==> flow/design.v <==
module SSE (
	input logic clk, rst, stop,
	input logic [31:0] A, B,
	output logic ready, next,
	output logic [31:0] Y
);
	logic [2:0] state;
	parameter idle = 3'd0, subtract = 3'd1, multiply = 3'd2, add = 3'd3, stopped = 3'd4;
	logic [31:0] difference, product;
	logic [4:0] wc;
	logic start1, ready1, busy1, start2, ready2, busy2, start3, ready3, busy3;
	adder_fp adder1 (
		.clk(clk), .start(start1), .op(1),
		.A(A), .B(B),
		.ready(ready1), .busy(busy1),
		.Y(difference)
	);
	multiplier_fp multiplier1 (
		.clk(clk), .start(start2),
		.A(difference), .B(difference),
		.ready(ready2), .busy(busy2),
		.Y(product)
	);
	adder_fp adder2 (
		.clk(clk), .start(start3), .op(0),
		.A(Y), .B(product),
		.ready(ready3), .busy(busy3),
		.Y(Y)
	);
	always_ff @(posedge clk) begin
		if(rst) begin
			Y <= 0;
			state <= idle;
			ready <= 0;
			wc <= 0;
		end
		case(state)
			idle: begin
				if (!busy1) begin
					start1 <= 1;
					state <= subtract;
					next <= 0;
				end
			end
			subtract: begin
				if (!busy1 && !start1) begin
					if( wc == 1 ) begin
						wc <= wc + 1;
					end
					else if (wc == 2) begin
						next <= 1;
						wc <= wc + 1;
					end
					else begin
						wc <= 0;
						start1 <= 1;
						start2 <= 1;
						state <= multiply;
						next <= 0;
					end 
				end
				else begin
					start1 <= 0;
					next <= 0;
					wc <= 1;
				end
			end
			multiply: begin
				if (!busy1 && !busy2 && !start1 && !start2) begin
					if (wc == 1) begin
						wc <= wc + 1;
					end		
					if (wc == 2) begin
						next <= 1;
						wc <= wc + 1;
					end
					else if (wc == 3) begin
						wc <= 0;
						start1 <= 1;
						start2 <= 1;
						start3 <= 1;
						state <= add;
						next <= 0;
					end
				end
				else begin
					start1 <= 0;
					start2 <= 0;
					next <= 0;
					wc <= 1;
				end
			end
			add: begin
				if ((!busy1 && !busy2 && !busy3) && !(start1 || start2 || start3)) begin
					if(stop) begin
						if(wc == 1) begin
							wc <= wc + 1;
						end
						else if (wc == 2) begin
							start1 <= 0;
							start2 <= 1;
							start3 <= 1;
							wc <= wc + 1;
						end
						else if (wc == 3) begin
							wc <= wc + 1;
						end
						else if (wc == 4) begin
							start1 <= 0;
							start2 <= 0;
							start3 <= 1;
							wc <= wc + 1;
						end
						else begin
							start1 <= 0;
							start2 <= 0;
							start3 <= 0;
							state <= stopped;
							ready <= 1;
						end
						next <= 0;
					end
					else begin
						if (wc == 1) begin
							wc <= wc + 1;
						end				
						else if (wc == 2) begin
							next <= 1;
							wc <= wc + 1;						end
						else begin
							wc <= 0;
							start1 <= 1;
							start2 <= 1;
							start3 <= 1;
							next <= 0;
						end
					end
				end
				else begin
					if( wc < 1) begin
						wc <= 1;
					end
					start1 <= 0;
					start2 <= 0;
					start3 <= 0;
					next <= 0;
				end
			end
			stopped: begin
				wc <= 0;
			end
		endcase
	end
endmodule
module adder_fp(
	input logic clk, start, op,
	input logic [31:0] A, B,
	output logic ready, busy,
	output logic [31:0] Y	
);
	logic [3:0] state = 4'd0;  
	parameter idle = 4'd0, checks = 4'd1, operation = 4'd2, addition = 4'd3, subtraction = 4'd4, leadingZero = 4'd5, 
		finished = 4'd6;
	logic A_sign, B_sign, isSet, group2;
	logic [23:0] A_mantissa, B_mantissa, final_mantissa;
	logic [7:0] A_exponent, B_exponent, final_exponent;
	logic [24:0] output_mantissa;
	always_ff @(posedge clk) begin
		case(state)
			idle: begin
				ready <= 0;
				busy <= 0;
				if (start) begin
					state <= checks;
					A_sign <= A[31];
					A_exponent <= A[30:23];
					A_mantissa <= {1'b1, A[22:0]};
					B_sign <= B[31];
					B_exponent <= B[30:23];
					B_mantissa <= {1'b1, B[22:0]};
					isSet <= 0;
					group2 <= 0;
				end
			end
			checks: begin
				busy <= 1;
				if(((A_exponent == 8'b11111111) && (A_mantissa[22:0] > 0)) || ((B_exponent == 8'b11111111) && (B_mantissa[22:0] > 0))) begin
					Y <= {1'b0,8'b11111111,22'b0,1'b1};
					isSet <= 1;
					state <= finished;
				end
				else if ((A_exponent == 8'b11111111 && A_mantissa[22:0] == 0) && (B_exponent == 8'b11111111 && B_mantissa[22:0] == 0)) begin
					if (A_sign == B_sign) begin
						Y <= A;
						isSet <= 1;
						state <= finished;
					end
					else begin
						Y <= {1'b0,8'b11111111,22'b0,1'b1};
						isSet <= 1;
						state <= finished;
					end
				end
				else if (A_exponent == 8'b11111111 && A_mantissa[22:0] == 0) begin
					Y <= A;
					isSet <= 1;
					state <= finished;
				end
				else if (B_exponent == 8'b11111111 && B_mantissa[22:0] == 0) begin
					Y <= B;
					isSet <= 1;
					state <= finished;
				end
				else begin
					if (A_exponent < B_exponent) begin
						A_mantissa <= A_mantissa >> (B_exponent - A_exponent);
						final_exponent <= B_exponent;
					end
					else begin 
						B_mantissa <= B_mantissa >> (A_exponent - B_exponent);
						final_exponent <= A_exponent;
					end
					state <= operation;
				end
			end
			operation: begin
					if ((!op && !A_sign && !B_sign) || (!op && A_sign && B_sign) || (op && !A_sign && B_sign) || (op && A_sign && !B_sign)) begin
						output_mantissa <= A_mantissa + B_mantissa;
						state <= addition;
					end
					else begin
						group2 <= 1;
						state <= subtraction;
					end
			end
			addition: begin
				if (output_mantissa[24] == 1) begin
					final_exponent <= final_exponent + 1;
					if (output_mantissa[0] == 1) begin
						final_mantissa <= output_mantissa[24:1] + 1;
					end
					else begin
						final_mantissa <= output_mantissa[24:1];
					end
					if (final_exponent == 255) begin
						final_mantissa <= 0;
					end
				end
				else begin
					final_mantissa <= output_mantissa[23:0];
				end
				state <= finished;
			end
			subtraction: begin
				if (A_mantissa < B_mantissa) begin 
					output_mantissa <= B_mantissa - A_mantissa;
					state <= leadingZero;
				end
				else if (B_mantissa < A_mantissa) begin
					output_mantissa <= A_mantissa - B_mantissa;
					state <= leadingZero;
				end
				else begin
						Y <= 0;
						state <= finished;
				end
			end
			leadingZero: begin
				if (output_mantissa[23] != 0) begin
					final_mantissa <= output_mantissa[23:0];
					state <= finished;
				end
				else begin
					output_mantissa <= output_mantissa << 1;
					final_exponent <= final_exponent - 1;
					state <= leadingZero;
				end
			end
			finished: begin
				if (isSet) begin
				end
				else if ((A_mantissa < B_mantissa) && group2 ) begin
					Y <= {!A_sign, final_exponent, final_mantissa[22:0]};
				end
				else begin
					Y <= {A_sign, final_exponent, final_mantissa[22:0]};
				end
				ready <= 1;
				state <= idle; 
			end
		endcase
	end
endmodule
module multiplier_fp(
	input logic clk, start,
	input logic [31:0] A, B,
	output logic ready, busy,
	output logic [31:0] Y
);
	logic [3:0] state = 4'd0;  
	parameter idle = 4'd0, checks = 4'd1, normalize = 4'd2, round = 4'd3, stillnormalized = 4'd4, finished = 4'd5;
	logic A_sign, B_sign, isSet;
	logic [23:0] A_mantissa, B_mantissa;
	logic [24:0] final_mantissa;
	logic [7:0] A_exponent, B_exponent;
	logic signed [9:0] final_exponent;
	logic [47:0] output_mantissa;
	always_ff @(posedge clk) begin
		case(state)
			idle: begin
				ready <= 0;
				busy <= 0;
				if (start) begin
					state <= checks;
					A_sign <= A[31];
					A_exponent <= A[30:23];
					A_mantissa <= {1'b1, A[22:0]};
					B_sign <= B[31];
					B_exponent <= B[30:23];
					B_mantissa <= {1'b1, B[22:0]};
					isSet <= 0;
				end
			end
			checks: begin
				busy <= 1;
				if(((A_exponent == 8'b11111111) && (A_mantissa[22:0] > 0)) || ((B_exponent == 8'b11111111) && (B_mantissa[22:0] > 0))) begin
					Y <= {1'b0,8'b11111111,22'b0,1'b1};
					isSet <= 1;
					state <= finished;
				end
				else if ((A_exponent == 8'b11111111 && A_mantissa[22:0] == 0) && (B_exponent == 8'b11111111 && B_mantissa[22:0] == 0)) begin
					if (A_sign == B_sign) begin
						Y <= A;
						isSet <= 1;
						state <= finished;
					end
					else begin
						Y <= {1'b0,8'b11111111,22'b0,1'b1};
						isSet <= 1;
						state <= finished;
					end
				end
				else if (A_exponent == 8'b11111111 && A_mantissa[22:0] == 0) begin
					Y <= A;
					isSet <= 1;
					state <= finished;
				end
				else if (B_exponent == 8'b11111111 && B_mantissa[22:0] == 0) begin
					Y <= B;
					isSet <= 1;
					state <= finished;
				end
				else begin
					final_exponent <= (A_exponent + B_exponent) - 127;
					output_mantissa <= A_mantissa * B_mantissa;
					state <= normalize;
				end
			end
			normalize: begin
				if((final_exponent > 254) || (final_exponent < 1)) begin
					Y <= {1'b0,8'b11111111,22'b0,1'b1};
					state <= finished;
					isSet <= 1;
				end
				else if (output_mantissa[47] == 1) begin
					final_exponent <= final_exponent + 1;
					output_mantissa <= output_mantissa >> 23;
					state <= round;
				end
				else begin
					final_mantissa <= output_mantissa[46:23];
					state <= finished;
				end
			end
			round: begin
				if(final_exponent[8] == 1) begin
					Y <= {1'b0,8'b11111111,22'b0,1'b1};
					state <= finished;
					isSet <= 1;
				end
				else begin
					if (output_mantissa[0] == 1) begin
						final_mantissa <= output_mantissa[24:1] + 1;
					end
					else begin
						final_mantissa <= output_mantissa[24:1];
					end
				end
				state <= stillnormalized;
			end
			stillnormalized: begin
				if(final_exponent[8] == 1) begin
					Y <= {1'b0,8'b11111111,22'b0,1'b1};
					state <= finished;
					isSet <= 1;
				end
				else if(final_mantissa[24] == 1) begin
					if (final_mantissa[0] == 0) begin
						final_mantissa <= final_mantissa >> 1;
						final_exponent <= final_exponent + 1;
						state <= finished;
					end
					else begin
						final_mantissa <= final_mantissa[24:1] + 1;
						final_exponent <= final_exponent + 1;
						state <= stillnormalized;
					end
				end
				else begin
					state <= finished;
				end
			end
			finished: begin
				if (isSet) begin
				end
				else if( A_sign == B_sign ) begin
					Y <= {1'b0, final_exponent[7:0], final_mantissa[22:0]};
				end
				else begin
					Y <= {1'b1, final_exponent[7:0], final_mantissa[22:0]};
				end
				ready <= 1;
				state <= idle;
			end
		endcase
	end
endmodule
* Reports on SSE *
The steps from the RTL of SSE to its reports follow in flow order.
Line numbers count from 1 in the design file above.
Library cell names are shortened.
Not given: --

design
  top = SSE
  clock port = clk
  library = sky130hd
  library corner = tt_025C_1v80

* Elaborated design *
Counts by Yosys on the flattened word-level netlist (proc, flatten, opt, wreduce; memories kept). Register bits leave out memories and registers merged into their read ports (data or address). Print and check cells are left out. Cells with the same type and inputs are merged into one.

operators by class
  multipliers = 1
  equal/unequal tests = 81
  reductions and logical operators = 92
  mux-type cells = 207
  shift operators = 4
  $add $sub $neg = 18
  magnitude comparators = 13

operators with widths
  operator                                                 number
  multiplier 24 x 24 -> 48 bit                             1
  two-way mux 24 bit                                       24
  two-way mux 32 bit                                       14
  two-way mux 25 bit                                       11
  case mux 24 bit (select 2 bit)                           4
  case mux 25 bit (select 3 bit)                           2
  two-way mux 48 bit                                       3
  case mux 32 bit (select 4 bit)                           1
  less-than comparator 24 bit                              4
  >> shifter 24 x 8 -> 24 bit                              4
  case mux 48 bit (select 2 bit)                           1
  case mux 32 bit (select 3 bit)                           1
  greater-than comparator 23 x 1 -> 1 bit with constant B  4
  zero test 23 bit                                         4
  two-way mux 23 bit                                       4
  two-way mux 5 bit                                        15
  case mux 24 bit (select 3 bit)                           1
  two-way mux 3 bit                                        20
  two-way mux 10 bit                                       6
  != test 2 bit with constant B                            29
  two-way mux 1 bit                                        57
  case mux 4 bit (select 7 bit)                            2
  two-way mux 8 bit                                        7
  two-way mux 4 bit                                        13
  adder 24 x 1 -> 25 bit with constant B                   2
  subtractor 24 x 24 -> 25 bit                             2
  subtractor 24 bit                                        2
  two-way mux 47 bit                                       1

Other operator kinds: 61; their cells: 177.

bit counts
  output and inout bits = 34
  input bits = 67
  elaborated cells = 458
  register bits = 412

* Logic depth *
Depth = most cells in a row (Yosys ltp): at word level without a register or memory, in the mapped netlist without a sequential cell, where the memories' decode and read muxes count.

depth
  depth in word-level cells = 8
  ABC_AREA = 0
  gate-level depth with buffers = 29
  mapped depth without buffers = 28

* Synthesis result *
The flow's flattened synthesis, as Yosys stat reports it; memories are mapped. The netlist is that of the ABC_AREA named above (0 if unset); the other value can give another one.
Totals and module areas in this step are rounded.

synthesis totals
  chip area (Yosys) = 46700 µm²
  sequential part of the area = 12200 µm²
  cells in the netlist = 5073
  mapped flip-flops = 411
  buffer cells = 277

cell types
  cell type  number  total area (µm²)
  edfxtp_1   400     1.2E+04
  fa_1       432     8.65E+03
  ha_1       352     4.4E+03
  inv_1      818     3.07E+03
  nand2_1    539     2023.19
  mux2i_1    130     1.3E+03
  a21oi_1    255     1.28E+03
  nor2_1     322     1.21E+03
  o21ai_0    236     1.18E+03
  clkbuf_1   201     754.474
  mux4_2     30      675.648
  a21o_1     88      660.634
  xnor2_1    66      578.054
  nand3_1    112     560.538
  and2_1     89      556.784
  a22o_1     59      516.746
  xor2_1     54      472.954
  a221o_1    37      370.355

Other cell types: 84; their cells: 853.

* Worst setup path after synthesis *
OpenSTA on the mapped netlist: ideal clock, no wires. The path of least setup slack (recovery checks aside). Input and output delay are each 20% of the period. Register names are those of the netlist, which keeps one name where synthesis merged equal registers.

timing post-synthesis
  kind = register -> register
  from = reg multiplier1.A_mantissa[17]
  to = reg multiplier1.output_mantissa[46]
  required time = 7.907 ns
  buffers on the path = 2
  data arrival time = 7.216 ns
  period = 8.17 ns
  slack = 0.691 ns
  delay of the path = 7.479 ns
  driving pins on the path = 27
  launch time at the first pin = 0.000 ns
  setup time = 0.263 ns
  synthesis period reached = 7.479 ns

"delay of the path" is the arrival time less input delay plus setup time.
"driving pins on the path": output pins that drive a net of the path, with the launching flip-flop's if there is one; two outputs of one cell count as two.
"synthesis period reached" = period - worst setup slack (recovery checks aside). The figure is calculated, with input and output delays left at 20% of the set period.
Between the ends stands the longest chain of elaborated cells between them, by number of cells; it is not shown to be the way that was timed. Of several equally long chains one is given.
A line is the first line of the expression or statement that the cell stems from. Yosys adds cells for indexed reads and writes and turns some case tables into memories.
Ways into the end's enable are left out, as the timed path ends at the data pin.

on the way, post-synthesis
  cells stage by stage = edfxtp_1 -> clkbuf_1 -> clkbuf_1 -> nand2_1 -> fa_1 -> inv_1 -> fa_1 -> inv_1 -> fa_1 -> fa_1 -> inv_1 -> fa_1 -> fa_1 -> inv_1 -> fa_1 -> inv_1 -> ha_1 -> a21oi_1 -> o21ai_0 -> or2_2 -> and3_1 -> a311o_1 -> a31oi_2 -> o21ai_1 -> a221o_1 -> o221ai_1 -> mux2i_1
  length of the longest elaborated chain = 5
  elaborated cells between the ends (all ways) = 8
  classes of those cells = mul (1); compare (1); mux (3); reduce/logical (3)

RTL lines, path post-synthesis
  item                            line  source
  start, declared                 303   logic [23:0] A_mantissa, B_mantissa;
  start, assigned                 317   A_mantissa <= {1'b1, A[22:0]};
  zero test 23 bit                331   else if ((A_exponent == 8'b11111111 && A_mantissa[22:0] == 0) && (B_exponent == 8'b11111111 && B_mantissa[22:0 ...
  logical AND 1 bit               331
  two-way mux 48 bit              331
  two-way mux 48 bit              326   if(((A_exponent == 8'b11111111) && (A_mantissa[22:0] > 0)) || ((B_exponent == 8'b11111111) && (B_mantissa[22:0 ...
  case mux 48 bit (select 2 bit)  309   case(state)
  end, assigned                   355   output_mantissa <= A_mantissa * B_mantissa;
  end, assigned                   367   output_mantissa <= output_mantissa >> 23;
  end, declared                   307   logic [47:0] output_mantissa;

* Path in the finished layout *
Path of least setup slack in the final report of run 1 (OpenROAD, finished layout, wires in). Where an end is a register, its clock arrival counts in the times.

timing after layout
  kind = register -> register
  from = reg multiplier1.A_mantissa[0]
  to = reg multiplier1.output_mantissa[42]
  driving pins on the path = 27
  buffers on the path = 0
  setup time = 0.15 ns
  period = 13.4 ns
  launch time at the first pin = 0.66 ns
  slack = 5.03 ns
  required time = 13.87 ns
  data arrival time = 8.84 ns

Between the ends stands the longest chain of elaborated cells between them, by number of cells; it is not shown to be the way that was timed. Of several equally long chains one is given.
Ways into the end's enable are left out, as the timed path ends at the data pin.

on the way, after layout
  cells stage by stage = edfxtp_1 -> inv_1 -> nor2_1 -> inv_1 -> fa_1 -> inv_1 -> fa_1 -> inv_1 -> fa_1 -> fa_1 -> inv_1 -> fa_1 -> fa_1 -> inv_1 -> fa_1 -> inv_1 -> ha_1 -> a21oi_1 -> o21ai_0 -> or2_2 -> and3_1 -> a311o_1 -> a31oi_2 -> o21ai_1 -> a221o_1 -> a31oi_1 -> mux2i_1
  length of the longest elaborated chain = 5
  elaborated cells between the ends (all ways) = 8
  classes of those cells = mul (1); compare (1); mux (3); reduce/logical (3)

RTL lines, path after layout
  item                            line  source
  start, declared                 303   logic [23:0] A_mantissa, B_mantissa;
  start, assigned                 317   A_mantissa <= {1'b1, A[22:0]};
  zero test 23 bit                331   else if ((A_exponent == 8'b11111111 && A_mantissa[22:0] == 0) && (B_exponent == 8'b11111111 && B_mantissa[22:0 ...
  logical AND 1 bit               331
  two-way mux 48 bit              331
  two-way mux 48 bit              326   if(((A_exponent == 8'b11111111) && (A_mantissa[22:0] > 0)) || ((B_exponent == 8'b11111111) && (B_mantissa[22:0 ...
  case mux 48 bit (select 2 bit)  309   case(state)
  end, assigned                   355   output_mantissa <= A_mantissa * B_mantissa;
  end, assigned                   367   output_mantissa <= output_mantissa >> 23;
  end, declared                   307   logic [47:0] output_mantissa;

Data sheet: physical implementation of SSE

Measured results for SSE: 2 stored runs of the Yosys and OpenROAD flow on sky130hd. The settings differ; the order carries no meaning. The constraints put input and output delay at 20% of the set period each and load the outputs with 0.01 pF.
"achieved period" means the clock period less the worst setup slack. The figure is calculated, with input and output delays left at 20% of the set period.
"allowed time less slack (worst setup path)" = time allowed to the worst setup path (clock period - input delay - output delay, where it has them) - its slack; a late launch clock adds to it, a late capture clock takes from it.
The measured numbers are rounded.
Among the settings, -- means not set for that run.

item                                             run 1                 run 2
period_ns                                        13.4                  6.5
CORE_UTILIZATION                                 38                    31
SETUP_SLACK_MARGIN                               -0.12                 1.26
PLACE_DENSITY_LB_ADDON                           0.03                  --
HOLD_SLACK_MARGIN                                0.01                  --
CORE_ASPECT_RATIO                                1.95                  --
CORE_MARGIN                                      8                     2
TNS_END_PERCENT                                  15                    --
GPL_ROUTABILITY_DRIVEN                           0                     --
CTS_CLUSTER_SIZE                                 44                    50
SLEW_MARGIN                                      15                    15
MIN_ROUTING_LAYER                                met1                  --
MAX_ROUTING_LAYER                                met5                  met4
CAP_MARGIN                                       20                    20
PLACE_DENSITY                                    --                    0.93
CELL_PAD_IN_SITES_GLOBAL_PLACEMENT               --                    1
CELL_PAD_IN_SITES_DETAIL_PLACEMENT               --                    1
GPL_TIMING_DRIVEN                                --                    0
CTS_CLUSTER_DIAMETER                             --                    167
achieved period (ns)                             8.366                 8.421
standard-cell area of the final layout (µm²)     50600                 54200
allowed time less slack (worst setup path) (ns)  8.37                  8.42
worst setup path type                            register -> register  register -> register
setup total negative slack (ns)                  0.000                 -41.8
worst setup slack after layout (ns)              5.03                  -1.92
worst-case hold slack (ns)                       0.421                 0.454
post-route utilization (%)                       41.4                  36.2
die size (µm²)                                   135000                154000
post-synthesis cell area (µm²)                   46700                 46700
